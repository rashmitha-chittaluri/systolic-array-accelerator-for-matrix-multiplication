==> flow/design.v <==
module systolic_controll#(
	parameter ARRAY_SIZE = 8
)
(
	input clk,
	input srstn,
	input tpu_start,																 
	output reg sram_write_enable,
	output reg [6:0] addr_serial_num,
	output reg alu_start,																 
	output reg [8:0] cycle_num,													 
	output reg [5:0] matrix_index,													 
	output reg [1:0] data_set,
	output reg tpu_done														 
);
localparam IDLE = 3'd0, LOAD_DATA = 3'd1, WAIT1 = 3'd2, ROLLING = 3'd3;
reg [2:0] state;
reg [2:0] state_nx;
reg [1:0] data_set_nx;
reg tpu_done_nx;
reg [6:0] addr_serial_num_nx;
reg [8:0] cycle_num_nx;
reg [5:0] matrix_index_nx;
always@(posedge clk) begin
	if(~srstn) begin
		state <= IDLE;
		data_set <= 0;
		cycle_num <= 0;
		matrix_index <= 0;
		addr_serial_num <= 0;
		tpu_done <= 0;
	end
	else begin
		state <= state_nx;
		data_set <= data_set_nx;
		cycle_num <= cycle_num_nx;
		matrix_index <= matrix_index_nx;
		addr_serial_num <= addr_serial_num_nx;
		tpu_done <= tpu_done_nx;
	end
end
always@(*) begin
	case(state) 
		IDLE:	 begin
			if(tpu_start)
				state_nx = LOAD_DATA;
			else
				state_nx = IDLE;
			tpu_done_nx = 0;
		end
		LOAD_DATA: begin
			state_nx = WAIT1;
			tpu_done_nx = 0;
		end
		WAIT1: begin
			state_nx = ROLLING;
			tpu_done_nx = 0;
		end
		ROLLING: begin
			if(matrix_index==15 && data_set == 1) begin
				state_nx = IDLE;
				tpu_done_nx = 1;
			end
			else begin
				state_nx = ROLLING;
				tpu_done_nx = 0;
			end
		end
		default: begin
			state_nx = IDLE;
			tpu_done_nx = 0;
		end
	endcase
end
always@(*) begin
	case(state)
		IDLE: begin
			if(tpu_start)
				addr_serial_num_nx = 0;
			else
				addr_serial_num_nx = addr_serial_num;
		end
		LOAD_DATA:
			addr_serial_num_nx = 1;
		WAIT1: 
			addr_serial_num_nx = 2;
		ROLLING: begin
			if(addr_serial_num == 127)
				addr_serial_num_nx = addr_serial_num;
			else
				addr_serial_num_nx = addr_serial_num + 1;
		end
		default:
			addr_serial_num_nx = 0;
	endcase
end
always@(*) begin
	case(state)
		IDLE: begin
			alu_start = 0;
			cycle_num_nx = 0;
			matrix_index_nx = 0;
			data_set_nx = 0;
			sram_write_enable = 0;
		end
		LOAD_DATA: begin
			alu_start = 0;
			cycle_num_nx = 0;
			matrix_index_nx = 0;
			data_set_nx = 0;
			sram_write_enable = 0;
		end
		WAIT1: begin
			alu_start = 0;
			cycle_num_nx = 0;
			matrix_index_nx = 0;
			data_set_nx = 0;
			sram_write_enable = 0;
		end
		ROLLING: begin
			alu_start = 1;
			cycle_num_nx = cycle_num + 1;
			if(cycle_num >= ARRAY_SIZE+1) begin
				if(matrix_index == 15) begin
					matrix_index_nx = 0;
					data_set_nx = data_set + 1;
				end
				else begin
					matrix_index_nx = matrix_index + 1;
					data_set_nx = data_set;
				end
				sram_write_enable = 1;
			end
			else begin
				matrix_index_nx = 0;
				data_set_nx = data_set;
				sram_write_enable = 0;
			end
		end
		default: begin
			alu_start = 0;
			cycle_num_nx = 0;
			matrix_index_nx = 0;
			data_set_nx = 0;
			sram_write_enable = 0;
		end
	endcase
end
endmodule
Step by step through the tools: systolic_controll
The steps from the RTL of systolic_controll to its reports follow in flow order.
Line numbers count from 1 in the design file above.
Operators: Yosys type, input widths -> output width; for muxes data width and select width s.
Library cell names are shortened.
{"block": "design", "top_module": "systolic_controll", "clock": "clk", "library": "sky130hd", "corner": "tt_025C_1v80"}

Word-level counts
Yosys after proc, flatten, opt, wreduce and memory -nomap, before mapping. Memory bits, and registers merged into a memory's read port (data or address), are not among the register bits. Print and check cells are not counted. Equal cells are merged and count once.
{"block": "classes", "add_sub_neg": 4, "n_cmp": 1, "eq_ne": 8, "muxes": 10, "logic": 3, "reduce_logical": 6}
{"block": "ops", "cell": "$pmux 7 s4", "count": 1}
{"block": "ops", "cell": "$mux 7", "count": 2}
{"block": "ops", "cell": "$add 9x1->9 const B", "count": 1}
{"block": "ops", "cell": "$ge 9x4->1 const B", "count": 1}
{"block": "ops", "cell": "$pmux 2 s4", "count": 1}
{"block": "ops", "cell": "$add 7x1->7 const B", "count": 1}
{"block": "ops", "cell": "$eq 7x7->1 const B", "count": 1}
{"block": "ops", "cell": "$reduce_and 2->1", "count": 3}
{"block": "ops", "cell": "$eq 3x2->1 const B", "count": 2}
{"block": "ops", "cell": "$add 6x1->6 const B", "count": 1}
{"block": "ops", "cell": "$eq 6x4->1 const B", "count": 1}
{"block": "ops", "cell": "$mux 1", "count": 5}
{"block": "ops", "cell": "$ne 2x2->1 const B", "count": 2}
{"block": "ops", "cell": "$reduce_or 4->1", "count": 1}
{"block": "ops", "cell": "$not 1->1", "count": 3}
{"block": "ops", "cell": "$eq 3x1->1 const B", "count": 1}
{"block": "ops", "cell": "$logic_not 3->1", "count": 1}
{"block": "ops", "cell": "$add 2x1->2 const B", "count": 1}
{"block": "ops", "cell": "$eq 2x1->1 const B", "count": 1}
{"block": "ops", "cell": "$mux 2", "count": 1}
{"block": "ops", "cell": "$logic_and 1x1->1", "count": 1}
{"block": "bits", "regBits": 28, "in_bits": 3, "word_cells": 38}

Longest topological paths
Yosys ltp: most cells in a row. Word level: on the elaborated netlist, between registers, memories and ports. Mapped: between sequential cells and ports; inverters and the memories' decode and read muxes count.
{"block": "depth", "word_depth": 4, "ABC_AREA": 0, "mapped_depth": 6}

Synthesis result
The flow's flattened synthesis, as Yosys stat reports it; memories are mapped. The netlist is that of the ABC_AREA named above (0 if unset); the other value can give another one.
The area totals of this step are shown rounded.
{"block": "by_type", "cell": "dfxtp_1", "count": 29, "type_area_um2": 580.557}
{"block": "by_type", "cell": "nor2_1", "count": 25, "type_area_um2": 93.84}
{"block": "by_type", "cell": "ha_1", "count": 5, "type_area_um2": 62.56}
{"block": "by_type", "cell": "nand3_1", "count": 9, "type_area_um2": 45.043}
{"block": "by_type", "cell": "xor2_1", "count": 5, "type_area_um2": 43.792}
{"block": "by_type", "cell": "o21ai_0", "count": 7, "type_area_um2": 35.034}
{"block": "by_type", "cell": "xnor2_1", "count": 4, "type_area_um2": 35.034}
{"block": "by_type", "cell": "or3_1", "count": 5, "type_area_um2": 31.28}
{"block": "by_type", "cell": "a21oi_1", "count": 6, "type_area_um2": 30.029}
{"block": "by_type", "cell": "nand2_1", "count": 7, "type_area_um2": 26.275}
{"block": "by_type", "cell": "and3_1", "count": 4, "type_area_um2": 25.024}
{"block": "by_type", "cell": "inv_1", "count": 6, "type_area_um2": 22.522}
{"block": "by_type", "cell": "mux2i_1", "count": 2, "type_area_um2": 20.019}
{"block": "by_type", "cell": "o41ai_2", "count": 1, "type_area_um2": 16.266}
{"block": "by_type", "cell": "a211oi_1", "count": 2, "type_area_um2": 15.014}
{"block": "by_type", "cell": "a311oi_2", "count": 1, "type_area_um2": 15.014}
{"block": "by_type", "cell": "nand4_1", "count": 2, "type_area_um2": 12.512}
{"block": "by_type", "cell": "nor2b_1", "count": 2, "type_area_um2": 12.512}
Not listed: further types 15, cells in them 17.
{"block": "mapped", "cells": 139, "mapped_area_um2": 1247, "seqArea_um2": 580.6, "ffs": 29, "buffers": 2}

Worst setup path after synthesis
OpenSTA on the mapped netlist: ideal clock, no wires. The path of least setup slack (recovery checks aside). Input and output delay are each 20% of the period. Register names are those of the netlist, which keeps one name where synthesis merged equal registers.
{"block": "synth_timing", "path_type": "reg-to-output", "from": "reg cycle_num[1]", "to": "out sram_write_enable", "period_ns": 1.72, "t_first_pin_ns": 0.000, "arrival_ns": 1.214, "required_ns": 1.376, "setup_slack_ns": 0.162, "path_delay_ns": 1.214, "path_stages": 6, "n_path_buf": 0, "synth_period_reached_ns": 1.558}
"path_delay_ns" is the arrival time less input delay plus setup time.
At an output port there is no setup time.
"path_stages": output pins that drive a net of the path, with the launching flip-flop's if there is one; two outputs of one cell count as two.
"synth_period_reached_ns" = period - worst setup slack (recovery checks aside). The figure is calculated, with input and output delays left at 20% of the set period.
The rows between start and end are the longest chain of elaborated cells between them; the timing report does not say that the signal goes this way. Where chains are equally long, one stands for them.
A line is the first line of the expression or statement that the cell stems from. Yosys adds cells for indexed reads and writes and turns some case tables into memories.
{"block": "synth_between", "cell_sequence": "dfxtp_1 -> inv_1 -> ha_1 -> o41ai_2 -> and3_4 -> nor2_1", "elab_chain_len": 3}
{"block": "synth_lines", "element": "start, declared", "line": 11, "source": "output reg [8:0] cycle_num,"}
{"block": "synth_lines", "element": "start, assigned", "line": 28, "source": "cycle_num <= 0;"}
{"block": "synth_lines", "element": "start, assigned", "line": 36, "source": "cycle_num <= cycle_num_nx;"}
{"block": "synth_lines", "element": "$ge 9x4->1", "line": 123, "source": "if(cycle_num >= ARRAY_SIZE+1) begin"}
{"block": "synth_lines", "element": "$mux 1", "line": 123}
{"block": "synth_lines", "element": "$mux 1", "line": 98, "source": "case(state)"}
{"block": "synth_lines", "element": "end, declared", "line": 8, "source": "output reg sram_write_enable,"}

Path in the finished layout
From the final timing report of job 1: the path of least setup slack in the routed layout; clock arrival at registers is part of the times.
{"block": "layout_timing", "path_type": "reg-to-output", "from": "reg cycle_num[1]", "to": "out sram_write_enable", "period_ns": 3.08, "t_first_pin_ns": 0.27, "arrival_ns": 2.13, "required_ns": 2.46, "setup_slack_ns": 0.33, "path_stages": 7, "n_path_buf": 1}
The rows between start and end are the longest chain of elaborated cells between them; the timing report does not say that the signal goes this way. Where chains are equally long, one stands for them.
{"block": "layout_between", "cell_sequence": "dfxtp_1 -> inv_1 -> ha_1 -> o41ai_2 -> and3_4 -> nor2_1 -> clkdlybuf4s50_1", "elab_chain_len": 3}
{"block": "layout_lines", "element": "start, declared", "line": 11, "source": "output reg [8:0] cycle_num,"}
{"block": "layout_lines", "element": "start, assigned", "line": 28, "source": "cycle_num <= 0;"}
{"block": "layout_lines", "element": "start, assigned", "line": 36, "source": "cycle_num <= cycle_num_nx;"}
{"block": "layout_lines", "element": "$ge 9x4->1", "line": 123, "source": "if(cycle_num >= ARRAY_SIZE+1) begin"}
{"block": "layout_lines", "element": "$mux 1", "line": 123}
{"block": "layout_lines", "element": "$mux 1", "line": 98, "source": "case(state)"}
{"block": "layout_lines", "element": "end, declared", "line": 8, "source": "output reg sram_write_enable,"}

# Flow runs of systolic_controll

Flow measurements of systolic_controll on sky130hd: 2 stored runs with different settings, listed in no order. Input and output delays are each 20% of the period that was set; the output load is 0.01 pF.
"achieved_clock_period_ns" is the run's clock period less its worst setup slack. It is reckoned from that one timing run; input and output delays stay at 20% of the period that was set.
"worstPathTime_ns" = time allowed to the worst setup path (clock period - input delay - output delay, where it has them) - its slack; a late launch clock adds to it, a late capture clock takes from it.
"fin_power_w" is the tool's figure for a default switching activity; nothing was simulated.
Results are given in rounded form.

Job 1
==> flow/run.sh <==
#!/bin/bash
# the make line also repeats the synthesis and layout settings of config.mk as NAME=value (left out here)
make -C /OpenROAD-flow-scripts/flow DESIGN_CONFIG=/design/flow/config.mk WORK_HOME=/design/flow/orfs CLKGATE_MAP_FILE= finish
==> flow/config.mk <==
export PLATFORM = sky130hd
export DESIGN_NAME = systolic_controll
export DESIGN_NICKNAME = systolic_controll
export VERILOG_FILES = /design/flow/design.v
export SDC_FILE = /design/flow/constraint.sdc
export NUM_CORES = 4
export LEC_CHECK = 0
export CAP_MARGIN = 20
export CELL_PAD_IN_SITES_DETAIL_PLACEMENT = 2
export CORE_ASPECT_RATIO = 1.24
export CORE_MARGIN = 2
export CORE_UTILIZATION = 30
export CTS_CLUSTER_DIAMETER = 352
export CTS_CLUSTER_SIZE = 53
export HOLD_SLACK_MARGIN = -0.04
export PLACE_DENSITY_LB_ADDON = 0.17
export SETUP_SLACK_MARGIN = -0.05
export SLEW_MARGIN = 20
==> flow/constraint.sdc <==
create_clock -name core_clock -period 3.08 [get_ports {clk}]
set_input_delay 0.6160 -clock core_clock [delete_from_list [all_inputs] [get_ports {clk}]]
set_output_delay 0.6160 -clock core_clock [all_outputs]
set_load 0.01 [all_outputs]

==> results of job 1, as JSON <==
{
  "synthesis_area_um2": 1247,
  "total_die_area_um2": 4693,
  "final_stdcell_area_um2": 1679,
  "util_pct": 41.3,
  "setup_ws_ns": 0.335,
  "setup_tns_ns": 0.000,
  "final_hold_ws_ns": 0.441,
  "fin_power_w": 0.000711,
  "achieved_clock_period_ns": 2.745,
  "worstPathTime_ns": 2.13,
  "critical_path_type": "reg-to-output"
}

Job 2
==> flow/run.sh <==
#!/bin/bash
# the make line also repeats the synthesis and layout settings of config.mk as NAME=value (left out here)
make -C /OpenROAD-flow-scripts/flow DESIGN_CONFIG=/design/flow/config.mk WORK_HOME=/design/flow/orfs CLKGATE_MAP_FILE= finish
==> flow/config.mk <==
export PLATFORM = sky130hd
export DESIGN_NAME = systolic_controll
export DESIGN_NICKNAME = systolic_controll
export VERILOG_FILES = /design/flow/design.v
export SDC_FILE = /design/flow/constraint.sdc
export NUM_CORES = 4
export LEC_CHECK = 0
export CAP_MARGIN = 20
export CORE_MARGIN = 2
export CORE_UTILIZATION = 40
export SLEW_MARGIN = 20
==> flow/constraint.sdc <==
create_clock -name core_clock -period 2.59 [get_ports {clk}]
set_input_delay 0.5180 -clock core_clock [delete_from_list [all_inputs] [get_ports {clk}]]
set_output_delay 0.5180 -clock core_clock [all_outputs]
set_load 0.01 [all_outputs]

==> results of job 2, as JSON <==
{
  "synthesis_area_um2": 1247,
  "total_die_area_um2": 3581,
  "final_stdcell_area_um2": 1643,
  "util_pct": 54.7,
  "setup_ws_ns": 0.128,
  "setup_tns_ns": 0.000,
  "final_hold_ws_ns": 0.446,
  "fin_power_w": 0.0007474,
  "achieved_clock_period_ns": 2.462,
  "worstPathTime_ns": 1.94,
  "critical_path_type": "reg-to-output"
}
